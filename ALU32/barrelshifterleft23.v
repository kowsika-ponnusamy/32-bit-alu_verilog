==> flow/design.v <==
module bsl23(out,sel,in,clk,reset);
input [22:0]in;
input [4:0]sel;
input clk,reset;
output [22:0] out;
wire [22:0]out1,in1;
reversal23 r1(in1,1'b1,in);
bsr23 bs(out1,sel,in1,clk,reset);
reversal23 r2(out,1'b1,out1);
endmodule
module bsr23(out1,select,in1,clk,reset);
input [22:0]in1;
input [4:0]select;
input clk,reset;
output [22:0]out1;
wire [23:0]x,x1,x2,x3,xv,xv1,xv2,xv3,in,out;
wire [4:0]sel0,sel1,sel2,sel3,sel4;
assign in[22:0]=in1;
assign in[23]=1'b1;
d_ff s1(select[0],clk,reset,sel0[0]);
d_ff s2(select[1],clk,reset,sel0[1]);
d_ff s3(select[2],clk,reset,sel0[2]);
d_ff s4(select[3],clk,reset,sel0[3]);
d_ff s5(select[4],clk,reset,sel0[4]);
mux m000(xv[0],sel0[0],in[0],in[1]);
mux m001(xv[1],sel0[0],in[1],in[2]);
mux m002(xv[2],sel0[0],in[2],in[3]);
mux m003(xv[3],sel0[0],in[3],in[4]);
mux m004(xv[4],sel0[0],in[4],in[5]);
mux m005(xv[5],sel0[0],in[5],in[6]);
mux m006(xv[6],sel0[0],in[6],in[7]);
mux m007(xv[7],sel0[0],in[7],in[8]);
mux m008(xv[8],sel0[0],in[8],in[9]);
mux m009(xv[9],sel0[0],in[9],in[10]);
mux m010(xv[10],sel0[0],in[10],in[11]);
mux m011(xv[11],sel0[0],in[11],in[12]);
mux m012(xv[12],sel0[0],in[12],in[13]);
mux m013(xv[13],sel0[0],in[13],in[14]);
mux m014(xv[14],sel0[0],in[14],in[15]);
mux m015(xv[15],sel0[0],in[15],in[16]);
mux m016(xv[16],sel0[0],in[16],in[17]);
mux m017(xv[17],sel0[0],in[17],in[18]);
mux m018(xv[18],sel0[0],in[18],in[19]);
mux m019(xv[19],sel0[0],in[19],in[20]);
mux m020(xv[20],sel0[0],in[20],in[21]);
mux m021(xv[21],sel0[0],in[21],in[22]);
mux m022(xv[22],sel0[0],in[22],in[23]);
mux m023(xv[23],sel0[0],in[23],0);
d_ff d000(xv[0],clk,reset,x[0]);
d_ff d001(xv[1],clk,reset,x[1]);
d_ff d002(xv[2],clk,reset,x[2]);
d_ff d003(xv[3],clk,reset,x[3]);
d_ff d004(xv[4],clk,reset,x[4]);
d_ff d005(xv[5],clk,reset,x[5]);
d_ff d006(xv[6],clk,reset,x[6]);
d_ff d007(xv[7],clk,reset,x[7]);
d_ff d008(xv[8],clk,reset,x[8]);
d_ff d009(xv[9],clk,reset,x[9]);
d_ff d010(xv[10],clk,reset,x[10]);
d_ff d011(xv[11],clk,reset,x[11]);
d_ff d012(xv[12],clk,reset,x[12]);
d_ff d013(xv[13],clk,reset,x[13]);
d_ff d014(xv[14],clk,reset,x[14]);
d_ff d015(xv[15],clk,reset,x[15]);
d_ff d016(xv[16],clk,reset,x[16]);
d_ff d017(xv[17],clk,reset,x[17]);
d_ff d018(xv[18],clk,reset,x[18]);
d_ff d019(xv[19],clk,reset,x[19]);
d_ff d020(xv[20],clk,reset,x[20]);
d_ff d021(xv[21],clk,reset,x[21]);
d_ff d022(xv[22],clk,reset,x[22]);
d_ff d023(xv[23],clk,reset,x[23]);
d_ff s11(sel0[0],clk,reset,sel1[0]);
d_ff s12(sel0[1],clk,reset,sel1[1]);
d_ff s13(sel0[2],clk,reset,sel1[2]);
d_ff s14(sel0[3],clk,reset,sel1[3]);
d_ff s15(sel0[4],clk,reset,sel1[4]);
mux m100(xv1[0],sel1[1],x[0],x[2]);
mux m101(xv1[1],sel1[1],x[1],x[3]);
mux m102(xv1[2],sel1[1],x[2],x[4]);
mux m103(xv1[3],sel1[1],x[3],x[5]);
mux m104(xv1[4],sel1[1],x[4],x[6]);
mux m105(xv1[5],sel1[1],x[5],x[7]);
mux m106(xv1[6],sel1[1],x[6],x[8]);
mux m107(xv1[7],sel1[1],x[7],x[9]);
mux m108(xv1[8],sel1[1],x[8],x[10]);
mux m109(xv1[9],sel1[1],x[9],x[11]);
mux m110(xv1[10],sel1[1],x[10],x[12]);
mux m111(xv1[11],sel1[1],x[11],x[13]);
mux m112(xv1[12],sel1[1],x[12],x[14]);
mux m113(xv1[13],sel1[1],x[13],x[15]);
mux m114(xv1[14],sel1[1],x[14],x[16]);
mux m115(xv1[15],sel1[1],x[15],x[17]);
mux m116(xv1[16],sel1[1],x[16],x[18]);
mux m117(xv1[17],sel1[1],x[17],x[19]);
mux m118(xv1[18],sel1[1],x[18],x[20]);
mux m119(xv1[19],sel1[1],x[19],x[21]);
mux m120(xv1[20],sel1[1],x[20],x[22]);
mux m121(xv1[21],sel1[1],x[21],x[23]);
mux m122(xv1[22],sel1[1],x[22],0);
mux m123(xv1[23],sel1[1],x[23],0);
d_ff d100(xv1[0],clk,reset,x1[0]);
d_ff d101(xv1[1],clk,reset,x1[1]);
d_ff d102(xv1[2],clk,reset,x1[2]);
d_ff d103(xv1[3],clk,reset,x1[3]);
d_ff d104(xv1[4],clk,reset,x1[4]);
d_ff d105(xv1[5],clk,reset,x1[5]);
d_ff d106(xv1[6],clk,reset,x1[6]);
d_ff d107(xv1[7],clk,reset,x1[7]);
d_ff d108(xv1[8],clk,reset,x1[8]);
d_ff d109(xv1[9],clk,reset,x1[9]);
d_ff d110(xv1[10],clk,reset,x1[10]);
d_ff d111(xv1[11],clk,reset,x1[11]);
d_ff d112(xv1[12],clk,reset,x1[12]);
d_ff d113(xv1[13],clk,reset,x1[13]);
d_ff d114(xv1[14],clk,reset,x1[14]);
d_ff d115(xv1[15],clk,reset,x1[15]);
d_ff d116(xv1[16],clk,reset,x1[16]);
d_ff d117(xv1[17],clk,reset,x1[17]);
d_ff d118(xv1[18],clk,reset,x1[18]);
d_ff d119(xv1[19],clk,reset,x1[19]);
d_ff d120(xv1[20],clk,reset,x1[20]);
d_ff d121(xv1[21],clk,reset,x1[21]);
d_ff d122(xv1[22],clk,reset,x1[22]);
d_ff d123(xv1[23],clk,reset,x1[23]);
d_ff s21(sel1[0],clk,reset,sel2[0]);
d_ff s22(sel1[1],clk,reset,sel2[1]);
d_ff s23(sel1[2],clk,reset,sel2[2]);
d_ff s24(sel1[3],clk,reset,sel2[3]);
d_ff s25(sel1[4],clk,reset,sel2[4]);
mux m200(xv2[0],sel2[2],x1[0],x1[4]);
mux m201(xv2[1],sel2[2],x1[1],x1[5]);
mux m202(xv2[2],sel2[2],x1[2],x1[6]);
mux m203(xv2[3],sel2[2],x1[3],x1[7]);
mux m204(xv2[4],sel2[2],x1[4],x1[8]);
mux m205(xv2[5],sel2[2],x1[5],x1[9]);
mux m206(xv2[6],sel2[2],x1[6],x1[10]);
mux m207(xv2[7],sel2[2],x1[7],x1[11]);
mux m208(xv2[8],sel2[2],x1[8],x1[12]);
mux m209(xv2[9],sel2[2],x1[9],x1[13]);
mux m210(xv2[10],sel2[2],x1[10],x1[14]);
mux m211(xv2[11],sel2[2],x1[11],x1[15]);
mux m212(xv2[12],sel2[2],x1[12],x1[16]);
mux m213(xv2[13],sel2[2],x1[13],x1[17]);
mux m214(xv2[14],sel2[2],x1[14],x1[18]);
mux m215(xv2[15],sel2[2],x1[15],x1[19]);
mux m216(xv2[16],sel2[2],x1[16],x1[20]);
mux m217(xv2[17],sel2[2],x1[17],x1[21]);
mux m218(xv2[18],sel2[2],x1[18],x1[22]);
mux m219(xv2[19],sel2[2],x1[19],x1[23]);
mux m220(xv2[20],sel2[2],x1[20],0);
mux m221(xv2[21],sel2[2],x1[21],0);
mux m222(xv2[22],sel2[2],x1[22],0);
mux m223(xv2[23],sel2[2],x1[23],0);
d_ff d200(xv2[0],clk,reset,x2[0]);
d_ff d201(xv2[1],clk,reset,x2[1]);
d_ff d202(xv2[2],clk,reset,x2[2]);
d_ff d203(xv2[3],clk,reset,x2[3]);
d_ff d204(xv2[4],clk,reset,x2[4]);
d_ff d205(xv2[5],clk,reset,x2[5]);
d_ff d206(xv2[6],clk,reset,x2[6]);
d_ff d207(xv2[7],clk,reset,x2[7]);
d_ff d208(xv2[8],clk,reset,x2[8]);
d_ff d209(xv2[9],clk,reset,x2[9]);
d_ff d210(xv2[10],clk,reset,x2[10]);
d_ff d211(xv2[11],clk,reset,x2[11]);
d_ff d212(xv2[12],clk,reset,x2[12]);
d_ff d213(xv2[13],clk,reset,x2[13]);
d_ff d214(xv2[14],clk,reset,x2[14]);
d_ff d215(xv2[15],clk,reset,x2[15]);
d_ff d216(xv2[16],clk,reset,x2[16]);
d_ff d217(xv2[17],clk,reset,x2[17]);
d_ff d218(xv2[18],clk,reset,x2[18]);
d_ff d219(xv2[19],clk,reset,x2[19]);
d_ff d220(xv2[20],clk,reset,x2[20]);
d_ff d221(xv2[21],clk,reset,x2[21]);
d_ff d222(xv2[22],clk,reset,x2[22]);
d_ff d223(xv2[23],clk,reset,x2[23]);
d_ff s31(sel2[0],clk,reset,sel3[0]);
d_ff s32(sel2[1],clk,reset,sel3[1]);
d_ff s33(sel2[2],clk,reset,sel3[2]);
d_ff s34(sel2[3],clk,reset,sel3[3]);
d_ff s35(sel2[4],clk,reset,sel3[4]);
mux m300(xv3[0],sel3[3],x2[0],x2[8]);
mux m301(xv3[1],sel3[3],x2[1],x2[9]);
mux m302(xv3[2],sel3[3],x2[2],x2[10]);
mux m303(xv3[3],sel3[3],x2[3],x2[11]);
mux m304(xv3[4],sel3[3],x2[4],x2[12]);
mux m305(xv3[5],sel3[3],x2[5],x2[13]);
mux m306(xv3[6],sel3[3],x2[6],x2[14]);
mux m307(xv3[7],sel3[3],x2[7],x2[15]);
mux m308(xv3[8],sel3[3],x2[8],x2[16]);
mux m309(xv3[9],sel3[3],x2[9],x2[17]);
mux m310(xv3[10],sel3[3],x2[10],x2[18]);
mux m311(xv3[11],sel3[3],x2[11],x2[19]);
mux m312(xv3[12],sel3[3],x2[12],x2[20]);
mux m313(xv3[13],sel3[3],x2[13],x2[21]);
mux m314(xv3[14],sel3[3],x2[14],x2[22]);
mux m324(xv3[15],sel3[3],x2[15],x2[23]);
mux m325(xv3[16],sel3[3],x2[16],0);
mux m326(xv3[17],sel3[3],x2[17],0);
mux m327(xv3[18],sel3[3],x2[18],0);
mux m328(xv3[19],sel3[3],x2[19],0);
mux m329(xv3[20],sel3[3],x2[20],0);
mux m330(xv3[21],sel3[3],x2[21],0);
mux m331(xv3[22],sel3[3],x2[22],0);
mux m323(xv3[23],sel3[3],x2[23],0);
d_ff d300(xv3[0],clk,reset,x3[0]);
d_ff d301(xv3[1],clk,reset,x3[1]);
d_ff d302(xv3[2],clk,reset,x3[2]);
d_ff d303(xv3[3],clk,reset,x3[3]);
d_ff d304(xv3[4],clk,reset,x3[4]);
d_ff d305(xv3[5],clk,reset,x3[5]);
d_ff d306(xv3[6],clk,reset,x3[6]);
d_ff d307(xv3[7],clk,reset,x3[7]);
d_ff d308(xv3[8],clk,reset,x3[8]);
d_ff d309(xv3[9],clk,reset,x3[9]);
d_ff d310(xv3[10],clk,reset,x3[10]);
d_ff d311(xv3[11],clk,reset,x3[11]);
d_ff d312(xv3[12],clk,reset,x3[12]);
d_ff d313(xv3[13],clk,reset,x3[13]);
d_ff d314(xv3[14],clk,reset,x3[14]);
d_ff d315(xv3[15],clk,reset,x3[15]);
d_ff d316(xv3[16],clk,reset,x3[16]);
d_ff d317(xv3[17],clk,reset,x3[17]);
d_ff d318(xv3[18],clk,reset,x3[18]);
d_ff d319(xv3[19],clk,reset,x3[19]);
d_ff d320(xv3[20],clk,reset,x3[20]);
d_ff d321(xv3[21],clk,reset,x3[21]);
d_ff d322(xv3[22],clk,reset,x3[22]);
d_ff d323(xv3[23],clk,reset,x3[23]);
d_ff s41(sel3[0],clk,reset,sel4[0]);
d_ff s42(sel3[1],clk,reset,sel4[1]);
d_ff s43(sel3[2],clk,reset,sel4[2]);
d_ff s44(sel3[3],clk,reset,sel4[3]);
d_ff s45(sel3[4],clk,reset,sel4[4]);
mux m400(out[0],sel4[4],x3[0],x3[16]);
mux m401(out[1],sel4[4],x3[1],x3[17]);
mux m402(out[2],sel4[4],x3[2],x3[18]);
mux m403(out[3],sel4[4],x3[3],x3[19]);
mux m404(out[4],sel4[4],x3[4],x3[20]);
mux m405(out[5],sel4[4],x3[5],x3[21]);
mux m406(out[6],sel4[4],x3[6],x3[22]);
mux m416(out[7],sel4[4],x3[7],x3[23]);
mux m417(out[8],sel4[4],x3[8],0);
mux m418(out[9],sel4[4],x3[9],0);
mux m419(out[10],sel4[4],x3[10],0);
mux m420(out[11],sel4[4],x3[11],0);
mux m421(out[12],sel4[4],x3[12],0);
mux m422(out[13],sel4[4],x3[13],0);
mux m423(out[14],sel4[4],x3[14],0);
mux m424(out[15],sel4[4],x3[15],0);
mux m425(out[16],sel4[4],x3[16],0);
mux m426(out[17],sel4[4],x3[17],0);
mux m427(out[18],sel4[4],x3[18],0);
mux m428(out[19],sel4[4],x3[19],0);
mux m429(out[20],sel4[4],x3[20],0);
mux m430(out[21],sel4[4],x3[21],0);
mux m431(out[22],sel4[4],x3[22],0);
mux m432(out[23],sel4[4],x3[23],0);
assign out1=out[22:0];
endmodule
module reversal23(out,reverse,in);
input reverse;
input [22:0] in;
output [22:0]out;
mux m000(out[0],reverse,in[0],in[22]);
mux m001(out[1],reverse,in[1],in[21]);
mux m002(out[2],reverse,in[2],in[20]);
mux m003(out[3],reverse,in[3],in[19]);
mux m004(out[4],reverse,in[4],in[18]);
mux m005(out[5],reverse,in[5],in[17]);
mux m006(out[6],reverse,in[6],in[16]);
mux m007(out[7],reverse,in[7],in[15]);
mux m008(out[8],reverse,in[8],in[14]);
mux m009(out[9],reverse,in[9],in[13]);
mux m010(out[10],reverse,in[10],in[12]);
mux m011(out[11],reverse,in[11],in[11]);
mux m012(out[12],reverse,in[12],in[10]);
mux m013(out[13],reverse,in[13],in[9]);
mux m014(out[14],reverse,in[14],in[8]);
mux m015(out[15],reverse,in[15],in[7]);
mux m016(out[16],reverse,in[16],in[6]);
mux m017(out[17],reverse,in[17],in[5]);
mux m018(out[18],reverse,in[18],in[4]);
mux m019(out[19],reverse,in[19],in[3]);
mux m020(out[20],reverse,in[20],in[2]);
mux m021(out[21],reverse,in[21],in[1]);
mux m022(out[22],reverse,in[22],in[0]);
endmodule
module d_ff(data,clk,reset,q);
input data,clk,reset;
output q;
reg q;
always @ (posedge clk)
if (~reset) 
	begin
		q=1'b0;
	end
else 
	begin
		q<=data;
	end
endmodule
module mux(out,sel,in1,in2);
input in1,in2,sel;
output out;
assign out=(sel)?in2:in1;
endmodule
## Reports on bsl23

Tool output for the design above, in the order of the flow.
Lines are those of the file above, counted from 1.
Not given: -

| design | value |
|---|---|
| top | bsl23 |
| clock input | clk |
| standard-cell library | sky130hd |
| library corner | tt_025C_1v80 |

## After elaboration

Source: Yosys, flattened and elaborated, memories not mapped. Widths are those after wreduce. Registers that Yosys merges into a memory's read port (data or address) are not register bits. Print and check cells do not count. Equal cells are merged and count once.

| cells by class | value |
|---|---|
| reduce/logical cells | 3 |
| bitwise gates (word level) | 1 |
| mux-type cells | 105 |

Operator list:

| kind | number |
|---|---|
| two-way mux 1 bit | 105 |
| OR reduction 2 bit | 3 |
| NOT 1 bit | 1 |

| bit counts | value |
|---|---|
| register bits after elaboration | 111 |
| cells after elaboration | 220 |

## Logic depth

Depth = most cells in a row (Yosys ltp): at word level without a register or memory, in the mapped netlist without a sequential cell, where the memories' decode and read muxes count.

| logic depth | value |
|---|---|
| depth after elaboration | 2 |
| ABC_AREA | 0 |
| mapped depth | 4 |
| gate-level depth less buffers | 2 |

## Mapped cells and area

The flow's flattened synthesis, as Yosys stat reports it; memories are mapped. The netlist is that of the ABC_AREA named above (0 if unset); the other value can give another one.

| synthesis totals | value |
|---|---|
| flip-flops | 111 |
| sequential part of the area | 2,222.1 sq um |
| cell area after synthesis | 4,287.9 sq um |
| cells in the netlist | 373 |

Cells by type:

| cell | number | area in all (sq um) |
|---|---|---|
| sky130_fd_sc_hd__dfxtp_1 | 111 | 2.22E+03 |
| sky130_fd_sc_hd__mux2i_1 | 80 | 800.768 |
| sky130_fd_sc_hd__nor2b_1 | 97 | 606.832 |
| sky130_fd_sc_hd__buf_4 | 26 | 195.187 |
| sky130_fd_sc_hd__and2_1 | 27 | 168.912 |
| sky130_fd_sc_hd__mux2_2 | 8 | 90.086 |
| sky130_fd_sc_hd__buf_6 | 5 | 56.304 |
| sky130_fd_sc_hd__buf_8 | 3 | 45.043 |
| sky130_fd_sc_hd__clkbuf_1 | 9 | 33.782 |
| sky130_fd_sc_hd__buf_12 | 1 | 20.019 |
| sky130_fd_sc_hd__and3b_1 | 2 | 17.517 |
| sky130_fd_sc_hd__nor2b_4 | 1 | 13.763 |
| sky130_fd_sc_hd__buf_2 | 2 | 10.01 |
| sky130_fd_sc_hd__o21a_1 | 1 | 7.507 |

The figures by module come from a second, unflattened synthesis with its own total; it is not the netlist above.

| second synthesis, totals | value |
|---|---|
| cells (unflattened synthesis) | 390 |
| area total of the unflattened synthesis | 5,405.2 sq um |

Each row is one instance without its submodules.

By module:

| module | cells | sequential area (sq um) | instances | area (sq um) |
|---|---|---|---|---|
| d_ff | 2 | 20.0 | 111 | 26.3 |
| mux | 1 | 0.0 | 165 | 15.0 |
| bsr23 | 2 | 0.0 | 1 | 7.5 |
| bsl23 | 1 | 0.0 | 1 | 3.8 |
| reversal23 | 0 | 0.0 | 2 | 0.0 |

## Timing after synthesis

OpenSTA on the mapped netlist: ideal clock, no wires. The path of least setup slack (recovery checks aside). Input and output delay are each 20% of the period. Register names are those of the netlist, which keeps one name where synthesis merged equal registers.

| path post-synthesis | value |
|---|---|
| kind | register to output |
| start | register bs.s45.q |
| end | output out[15] |
| delay of the path | 0.990 ns |
| clock period | 1.4 ns |
| launch time at the first pin | 0.000 ns |
| setup slack | 0.130 ns |
| data arrival time | 0.990 ns |
| stages on the path | 4 |
| buffers on the path | 2 |
| required time | 1.120 ns |
| period reached after synthesis | 1.27 ns |

"delay of the path" is the arrival time less input delay plus setup time.
A path that ends at an output port has no setup time.
"stages on the path" counts driving pins, that of a launching flip-flop among them; a cell with two outputs on the path counts twice.
"period reached after synthesis" is the clock period less the worst setup slack; recovery checks do not enter. This is arithmetic on one report: input and output delays are still those of the set period (20% each).
Between the ends stands the longest chain of elaborated cells between them, by number of cells; it is not shown to be the way that was timed. Of several equally long chains one is given.
A line is the first line of the expression or statement that the cell stems from. Yosys adds cells for indexed reads and writes and turns some case tables into memories.

| on the way, post-synthesis | value |
|---|---|
| cells stage by stage | sky130_fd_sc_hd__dfxtp_1 > sky130_fd_sc_hd__buf_6 > sky130_fd_sc_hd__mux2_2 > sky130_fd_sc_hd__buf_4 |
| length of the longest elaborated chain | 1 |
| elaborated cells on any way between the ends | 1 |
| source lines of those cells | 1 |

RTL lines, path post-synthesis:

| what | line | text |
|---|---|---|
| start, declared | 293 | `output q;` |
| start, assigned | 298 | `q=1'b0;` |
| start, assigned | 302 | `q<=data;` |
| two-way mux 1 bit | 308 | `assign out=(sel)?in2:in1;` |
| end, declared | 5 | `output [22:0] out;` |

## Timing after layout

Path of least setup slack in the final report of flow run A (OpenROAD, finished layout, wires in). Where an end is a register, its clock arrival counts in the times.

| path post-layout | value |
|---|---|
| kind | register to output |
| start | register bs.s45.q |
| end | output out[13] |
| clock period | 1.52 ns |
| required time | 1.22 ns |
| setup slack | -0.13 ns |
| buffers on the path | 3 |
| data arrival time | 1.34 ns |
| stages on the path | 5 |
| launch time at the first pin | 0.35 ns |

Between the ends stands the longest chain of elaborated cells between them, by number of cells; it is not shown to be the way that was timed. Of several equally long chains one is given.

| on the way, post-layout | value |
|---|---|
| cells stage by stage | sky130_fd_sc_hd__dfxtp_4 > sky130_fd_sc_hd__buf_4 > sky130_fd_sc_hd__clkbuf_16 > sky130_fd_sc_hd__nor2b_1 > sky130_fd_sc_hd__clkdlybuf4s15_1 |
| length of the longest elaborated chain | 1 |
| elaborated cells on any way between the ends | 1 |
| source lines of those cells | 1 |

RTL lines, path post-layout:

| what | line | text |
|---|---|---|
| start, declared | 293 | `output q;` |
| start, assigned | 298 | `q=1'b0;` |
| start, assigned | 302 | `q<=data;` |
| two-way mux 1 bit | 308 | `assign out=(sel)?in2:in1;` |
| end, declared | 5 | `output [22:0] out;` |

Add stored flow runs of bsl23

Design bsl23 on sky130hd. What follows are 2 stored runs of the flow, each under its own settings; their order means nothing. The constraints put input and output delay at 20% of the set period each and load the outputs with 0.01 pF.
"period reached" = clock period - worst setup slack. The figure is calculated, with input and output delays left at 20% of the set period.
"critical setup path time" = time allowed to the worst setup path (clock period - input delay - output delay, where it has them) - its slack; a late launch clock adds to it, a late capture clock takes from it.
"total power after layout" is the tool's figure for a default switching activity; nothing was simulated.
Among the settings, n/a means not set for that run.

| run name | period_ns | SETUP_SLACK_MARGIN | CAP_MARGIN | CORE_MARGIN | CORE_UTILIZATION | SLEW_MARGIN | PLACE_DENSITY_LB_ADDON | CORE_ASPECT_RATIO | CELL_PAD_IN_SITES_GLOBAL_PLACEMENT | MIN_ROUTING_LAYER | utilization of the finished layout (%) | total power after layout (µW) | synthesis area (sq um) | standard-cell area of the final layout (sq um) | die footprint (sq um) | period reached (ns) | smallest setup slack (ns) | critical setup path time (ns) | worst setup path type | total negative slack on setup checks (ns) | worst hold slack after layout (ns) |
|---|---|---|---|---|---|---|---|---|---|---|---|---|---|---|---|---|---|---|---|---|---|
| flow run A | 1.52 | -0.13 | 20 | 2 | 40 | 20 | n/a | n/a | n/a | n/a | 47.6 | 5,377 | 4,287.9 | 4,931.0 | 11,563.8 | 1.648 | -0.128 | 1.34 | register to output | -0.982 | 0.302 |
| flow run B | 1.51 | -0.11 | 40 | 5 | 16 | 20 | 0.29 | 0.92 | 1 | met1 | 20.2 | 5,707 | 4,287.9 | 5,342.6 | 30,176.3 | 1.606 | -0.096 | 1.30 | register to output | -0.864 | 0.323 |
